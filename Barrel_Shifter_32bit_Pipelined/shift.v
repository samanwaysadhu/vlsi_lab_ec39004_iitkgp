==> flow/design.v <==
`timescale 1ns / 1ps
module reg32(
    input [31:0]D,
    input clk,
    input reset,
    output [31:0]Q
    );
dff d00(D[0],clk,reset,Q[0]);
dff d01(D[1],clk,reset,Q[1]);
dff d02(D[2],clk,reset,Q[2]);
dff d03(D[3],clk,reset,Q[3]);
dff d04(D[4],clk,reset,Q[4]);
dff d05(D[5],clk,reset,Q[5]);
dff d06(D[6],clk,reset,Q[6]);
dff d07(D[7],clk,reset,Q[7]);
dff d08(D[8],clk,reset,Q[8]);
dff d09(D[9],clk,reset,Q[9]);
dff d10(D[10],clk,reset,Q[10]);
dff d11(D[11],clk,reset,Q[11]);
dff d12(D[12],clk,reset,Q[12]);
dff d13(D[13],clk,reset,Q[13]);
dff d14(D[14],clk,reset,Q[14]);
dff d15(D[15],clk,reset,Q[15]);
dff d16(D[16],clk,reset,Q[16]);
dff d17(D[17],clk,reset,Q[17]);
dff d18(D[18],clk,reset,Q[18]);
dff d19(D[19],clk,reset,Q[19]);
dff d20(D[20],clk,reset,Q[20]);
dff d21(D[21],clk,reset,Q[21]);
dff d22(D[22],clk,reset,Q[22]);
dff d23(D[23],clk,reset,Q[23]);
dff d24(D[24],clk,reset,Q[24]);
dff d25(D[25],clk,reset,Q[25]);
dff d26(D[26],clk,reset,Q[26]);
dff d27(D[27],clk,reset,Q[27]);
dff d28(D[28],clk,reset,Q[28]);
dff d29(D[29],clk,reset,Q[29]);
dff d30(D[30],clk,reset,Q[30]);
dff d31(D[31],clk,reset,Q[31]);
endmodule
`timescale 1ns / 1ps
module reverse(
    input [31:0]I,
    input S,
    output [31:0]O
    );
genvar i;
generate
	for(i=0;i<32;i=i+1) begin:gen_loop
		mux2x1 m(I[i],I[31-i],S,O[i]);
	end
endgenerate
endmodule
`timescale 1ns / 1ps
module shift(
    input [31:0]I,
    input [4:0]S,
    input R,
	 input reset,
    output [31:0]O,
    input clk
    );
wire [31:0] w_Ir,w_I1,w_I2,w_I4,w_I8,w_I16,O,w_I01,w_I02,w_I03,w_I04,w_I05,w_I06;
wire [31:0] w1;
wire R_q,R_q1,R_q2,R_q3,R_q4,R_q5,R_q6,S1,S2,S3,S4,S5,S6,S7,S8,S9,S10,S11,S12,S13,S14,S15,S16,S17,S18,S19,S20;
reg32 r1(I,clk,reset,w1);
dff dff1(R,clk,reset,R_q);
reverse rev1(w1,R_q,w_Ir);
reg32 r2(w_Ir,clk,reset,w_I01);
dff dff2(S[4],clk,reset,S1);
dff dff3(S1,clk,reset,S2);
shift16 s16(w_I01,S2,w_I16);
reg32 r3(w_I16,clk,reset,w_I02);
dff dff4(S[3],clk,reset,S3);
dff dff5(S3,clk,reset,S4);
dff dff6(S4,clk,reset,S5);
shift8 s8(w_I02,S5,w_I8);
reg32 r4(w_I8,clk,reset,w_I03);
dff dff7(S[2],clk,reset,S6);
dff dff8(S6,clk,reset,S7);
dff dff9(S7,clk,reset,S8);
dff dff10(S8,clk,reset,S9);
shift4 s4(w_I03,S9,w_I4);
reg32 r5(w_I4,clk,reset,w_I04);
dff dff11(S[1],clk,reset,S10);
dff dff12(S10,clk,reset,S11);
dff dff13(S11,clk,reset,S12);
dff dff14(S12,clk,reset,S13);
dff dff15(S13,clk,reset,S14);
shift2 s2(w_I04,S14,w_I2);
reg32 r6(w_I2,clk,reset,w_I05);
dff dff16(S[0],clk,reset,S15);
dff dff17(S15,clk,reset,S16);
dff dff18(S16,clk,reset,S17);
dff dff19(S17,clk,reset,S18);
dff dff20(S18,clk,reset,S19);
dff dff21(S19,clk,reset,S20);
shift1 s1(w_I05,S20,w_I1);
reg32 r7(w_I1,clk,reset,w_I06);
dff dff22(R_q,clk,reset,R_q1);
dff dff23(R_q1,clk,reset,R_q2);
dff dff24(R_q2,clk,reset,R_q3);
dff dff25(R_q3,clk,reset,R_q4);
dff dff26(R_q4,clk,reset,R_q5);
dff dff27(R_q5,clk,reset,R_q6);
reverse rev2(w_I06,R_q6,O);
endmodule
`timescale 1ns / 1ps
module shift1(
    input [31:0]I,
    input S,
    output [31:0]O
    );
genvar i1;
generate
	for(i1=0;i1<1;i1=i1+1) begin: gen1_loop
		mux2x1 m1(I[i1],1'b0,S,O[i1]);
	end
	for(i1=1;i1<32;i1=i1+1) begin: gen2_loop
		mux2x1 m2(I[i1],I[i1-1],S,O[i1]);
	end
endgenerate
endmodule
`timescale 1ns / 1ps
module shift16(
    input [31:0]I,
    input S,
    output [31:0]O
    );
genvar i1;
generate
	for(i1=0;i1<16;i1=i1+1) begin: gen1_loop
		mux2x1 m1(I[i1],1'b0,S,O[i1]);
	end
	for(i1=16;i1<32;i1=i1+1) begin: gen2_loop
		mux2x1 m2(I[i1],I[i1-16],S,O[i1]);
	end
endgenerate
endmodule
`timescale 1ns / 1ps
module shift2(
    input [31:0]I,
    input S,
    output [31:0]O
    );
genvar i1;
generate
	for(i1=0;i1<2;i1=i1+1) begin: gen1_loop
		mux2x1 m7(I[i1],1'b0,S,O[i1]);
	end
	for(i1=2;i1<32;i1=i1+1) begin: gen2_loop
		mux2x1 m8(I[i1],I[i1-2],S,O[i1]);
	end
endgenerate
endmodule
`timescale 1ns / 1ps
module shift4(
    input [31:0]I,
    input S,
    output [31:0]O
    );
genvar i1;
generate
	for(i1=0;i1<4;i1=i1+1) begin: gen1_loop
		mux2x1 m5(I[i1],1'b0,S,O[i1]);
	end
	for(i1=4;i1<32;i1=i1+1) begin: gen2_loop
		mux2x1 m6(I[i1],I[i1-4],S,O[i1]);
	end
endgenerate
endmodule
`timescale 1ns / 1ps
module shift8(
    input [31:0]I,
    input S,
    output [31:0]O
    );
genvar i1;
generate
	for(i1=0;i1<8;i1=i1+1) begin: gen1_loop
		mux2x1 m3(I[i1],1'b0,S,O[i1]);
	end
	for(i1=8;i1<32;i1=i1+1) begin: gen2_loop
		mux2x1 m4(I[i1],I[i1-8],S,O[i1]);
	end
endgenerate
endmodule
`timescale 1ns / 1ps
module mux2x1(
    input I0,
    input I1,
    input S,
    output O
    );
not g1(t1,S);
and g2(t2,t1,I0);
and g3(t3,S,I1);
or g4(O,t2,t3);
endmodule
`timescale 1ns / 1ps
module dff(
    input D,
    input clk,
    input reset,
    output reg Q
    );
always@(posedge clk or posedge reset)
begin
	if(reset)
		Q<=0;
	else 
		Q<=D;
end
endmodule
From RTL to reports: shift. Tool output for the design above, in the order of the flow. Lines are those of the file above, counted from 1. Cell names lack the library's common part. A cell with -- has no value.

Top module: shift. Clock: clk. Library: sky130hd. Corner: tt_025C_1v80.

Word level. Yosys after proc, flatten, opt, wreduce and memory -nomap, before mapping. Enables and synchronous resets that opt folds into registers are not counted as muxes. Memory bits, and registers merged into a memory's read port (data or address), are not among the register bits. Print and check cells are not counted. Equal cells are merged and count once.

The entry for flip-flop bits (word level) reads 251. The figure for bits of input ports is 40. For output and inout port bits the number is 32. The entry for cells after elaboration reads 868.

The entry for bitwise logic cells reads 617.

Operators with widths (number): 1-bit bitwise AND (417); 1-bit bitwise OR (193); 1-bit inverter (7).

Longest topological paths. Depth = most cells in a row (Yosys ltp): at word level without a register or memory, in the mapped netlist without a sequential cell, where the memories' decode and read muxes count.

Depth in word-level cells: 3. ABC_AREA: 0. For depth in mapped cells the number is 4.

Netlist. The flow's flattened synthesis, as Yosys stat reports it; memories are mapped. The netlist is that of the ABC_AREA named above (0 if unset); the other value can give another one.

Cell types: dfrtp_1 (number 251, area in all 6.28E+03 um^2); mux2_2 (number 164, area in all 1.85E+03 um^2); mux2_4 (number 29, area in all 435.418 um^2); buf_4 (number 35, area in all 262.752 um^2); buf_6 (number 22, area in all 247.738 um^2); nor2b_1 (number 31, area in all 193.936 um^2); buf_2 (number 1, area in all 5.005 um^2); inv_1 (number 1, area in all 3.754 um^2).

Mapped cells: 534. For cell area after synthesis the number is 9276.4 um^2. For sequential area the number is 6281.0 um^2. For flip-flop cells the number is 251. Buffer cells: 58.

By module: a second synthesis without flattening, with its own total; a netlist apart from the flattened one above.

Under cells (unflattened synthesis) stands 731. The entry for area (unflattened synthesis) reads 10605.2 um^2.

Each row is one instance without its submodules.

Modules: dff (times used 251, cells 2, area 28.8 um^2, sequential area 25.0 um^2); mux2x1 (times used 224, cells 1, area 15.0 um^2, sequential area 0.0 um^2); shift1 (times used 1, cells 1, area 3.8 um^2, sequential area 0.0 um^2); shift16 (times used 1, cells 1, area 3.8 um^2, sequential area 0.0 um^2); shift2 (times used 1, cells 1, area 3.8 um^2, sequential area 0.0 um^2); shift4 (times used 1, cells 1, area 3.8 um^2, sequential area 0.0 um^2); shift8 (times used 1, cells 1, area 3.8 um^2, sequential area 0.0 um^2); reg32 (times used 7, cells 0, area 0.0 um^2, sequential area 0.0 um^2); reverse (times used 2, cells 0, area 0.0 um^2, sequential area 0.0 um^2); shift (times used 1, cells 0, area 0.0 um^2, sequential area 0.0 um^2).

Path before layout. Source: OpenSTA report_checks on the synthesized netlist (no wires, ideal clock, input and output delay 20% of the period each), path of least setup slack; recovery checks are left aside. Register names are those of the netlist, which keeps one name where synthesis merged equal registers.

Path kind: register -> output. Start point: register dff27.Q. End point: output O[21]. The entry for period reads 2.63 ns. The figure for output delay is 0.526 ns. For launch time at the first pin the number is 0.000 ns. Arrival: 1.030 ns. The figure for required time is 2.104 ns. For path slack the number is 1.074 ns. The figure for path delay is 1.030 ns. For stages the number is 5. The entry for buffers on the path reads 3. The figure for synthesis period reached is 1.556 ns.

"path delay" is the arrival time less input delay plus setup time. At an output port there is no setup time. "stages": output pins that drive a net of the path, with the launching flip-flop's if there is one; two outputs of one cell count as two. "synthesis period reached" = period - worst setup slack (recovery checks aside). The figure is calculated, with input and output delays left at 20% of the set period. Between the ends stands the longest chain of elaborated cells between them, by number of cells; it is not shown to be the way that was timed. Of several equally long chains one is given. Each line given opens the expression or statement behind the cell; cells for indexed reads and writes are added by Yosys, which also makes memories of some case tables.

Cells stage by stage: dfrtp_1 buf_6 buf_6 mux2_4 buf_4. The entry for length of the longest elaborated chain reads 3.

RTL lines, path after synthesis: start: declaration (line 205) `output reg Q`; start: assignment (line 210) `Q<=0;`; start: assignment (line 212) `Q<=D;`; 1-bit inverter (line 195) `not g1(t1,S);`; 1-bit bitwise AND (line 196) `and g2(t2,t1,I0);`; 1-bit bitwise OR (line 198) `or g4(O,t2,t3);`; end: declaration (line 60) `output [31:0]O,`.

Some nets on the timed path still bear RTL names; the line given drives or declares the net.

Nets with RTL names, path after synthesis (line): rev2.gen_loop[21].m.O (198).

Path in the finished layout. From the final timing report of run A: the path of least setup slack in the routed layout; clock arrival at registers is part of the times.

Path kind: register -> output. Start point: register dff27.Q. End point: output O[3]. The entry for period reads 0.897 ns. The figure for output delay is 0.18 ns. For launch time at the first pin the number is 0.52 ns. Arrival: 1.70 ns. The figure for required time is 0.72 ns. For path slack the number is -0.98 ns. For stages the number is 5. The entry for buffers on the path reads 3.

Between the ends stands the longest chain of elaborated cells between them, by number of cells; it is not shown to be the way that was timed. Of several equally long chains one is given.

Cells stage by stage: dfrtp_2 buf_6 buf_16 mux2_4 buf_6. The entry for length of the longest elaborated chain reads 3.

RTL lines, path after layout: start: declaration (line 205) `output reg Q`; start: assignment (line 210) `Q<=0;`; start: assignment (line 212) `Q<=D;`; 1-bit inverter (line 195) `not g1(t1,S);`; 1-bit bitwise AND (line 196) `and g2(t2,t1,I0);`; 1-bit bitwise OR (line 198) `or g4(O,t2,t3);`; end: declaration (line 60) `output [31:0]O,`.

==> runs of shift <==
Measured data: module shift, platform sky130hd, 2 stored runs of the flow under differing settings, order arbitrary. Input and output delays are each 20% of the period that was set; the output load is 0.01 pF.

Run A has these settings: period_ns 0.897; CORE_UTILIZATION 26; SETUP_SLACK_MARGIN 0.03; PLACE_DENSITY_LB_ADDON 0.22; HOLD_SLACK_MARGIN 0.19; CORE_ASPECT_RATIO 1.03; TNS_END_PERCENT 30; GPL_ROUTABILITY_DRIVEN 1; CAP_MARGIN 20; MIN_ROUTING_LAYER met2; MAX_ROUTING_LAYER met4; CORE_MARGIN 2; SLEW_MARGIN 20. The synthesized cell area is 9276.4 um^2. For the post-route utilization the run shows 0.367. The total die area reads 37205.5 um^2. The total negative slack on setup checks is -64.644 ns. The setup slack of the worst path stands at -0.980 ns.

Run B has these settings: period_ns 2.27; CORE_UTILIZATION 16; SETUP_SLACK_MARGIN 0.04; CORE_ASPECT_RATIO 1.51; CORE_MARGIN 4; CELL_PAD_IN_SITES_GLOBAL_PLACEMENT 3; CELL_PAD_IN_SITES_DETAIL_PLACEMENT 0; GPL_TIMING_DRIVEN 1; GPL_ROUTABILITY_DRIVEN 0; CTS_CLUSTER_SIZE 96; SLEW_MARGIN 25; MIN_ROUTING_LAYER met1; MAX_ROUTING_LAYER met5; CAP_MARGIN 20. The synthesized cell area is 9276.4 um^2. For the post-route utilization the run shows 0.202. The total die area reads 61976.3 um^2. The total negative slack on setup checks is 0.000 ns. The setup slack of the worst path stands at 0.087 ns.
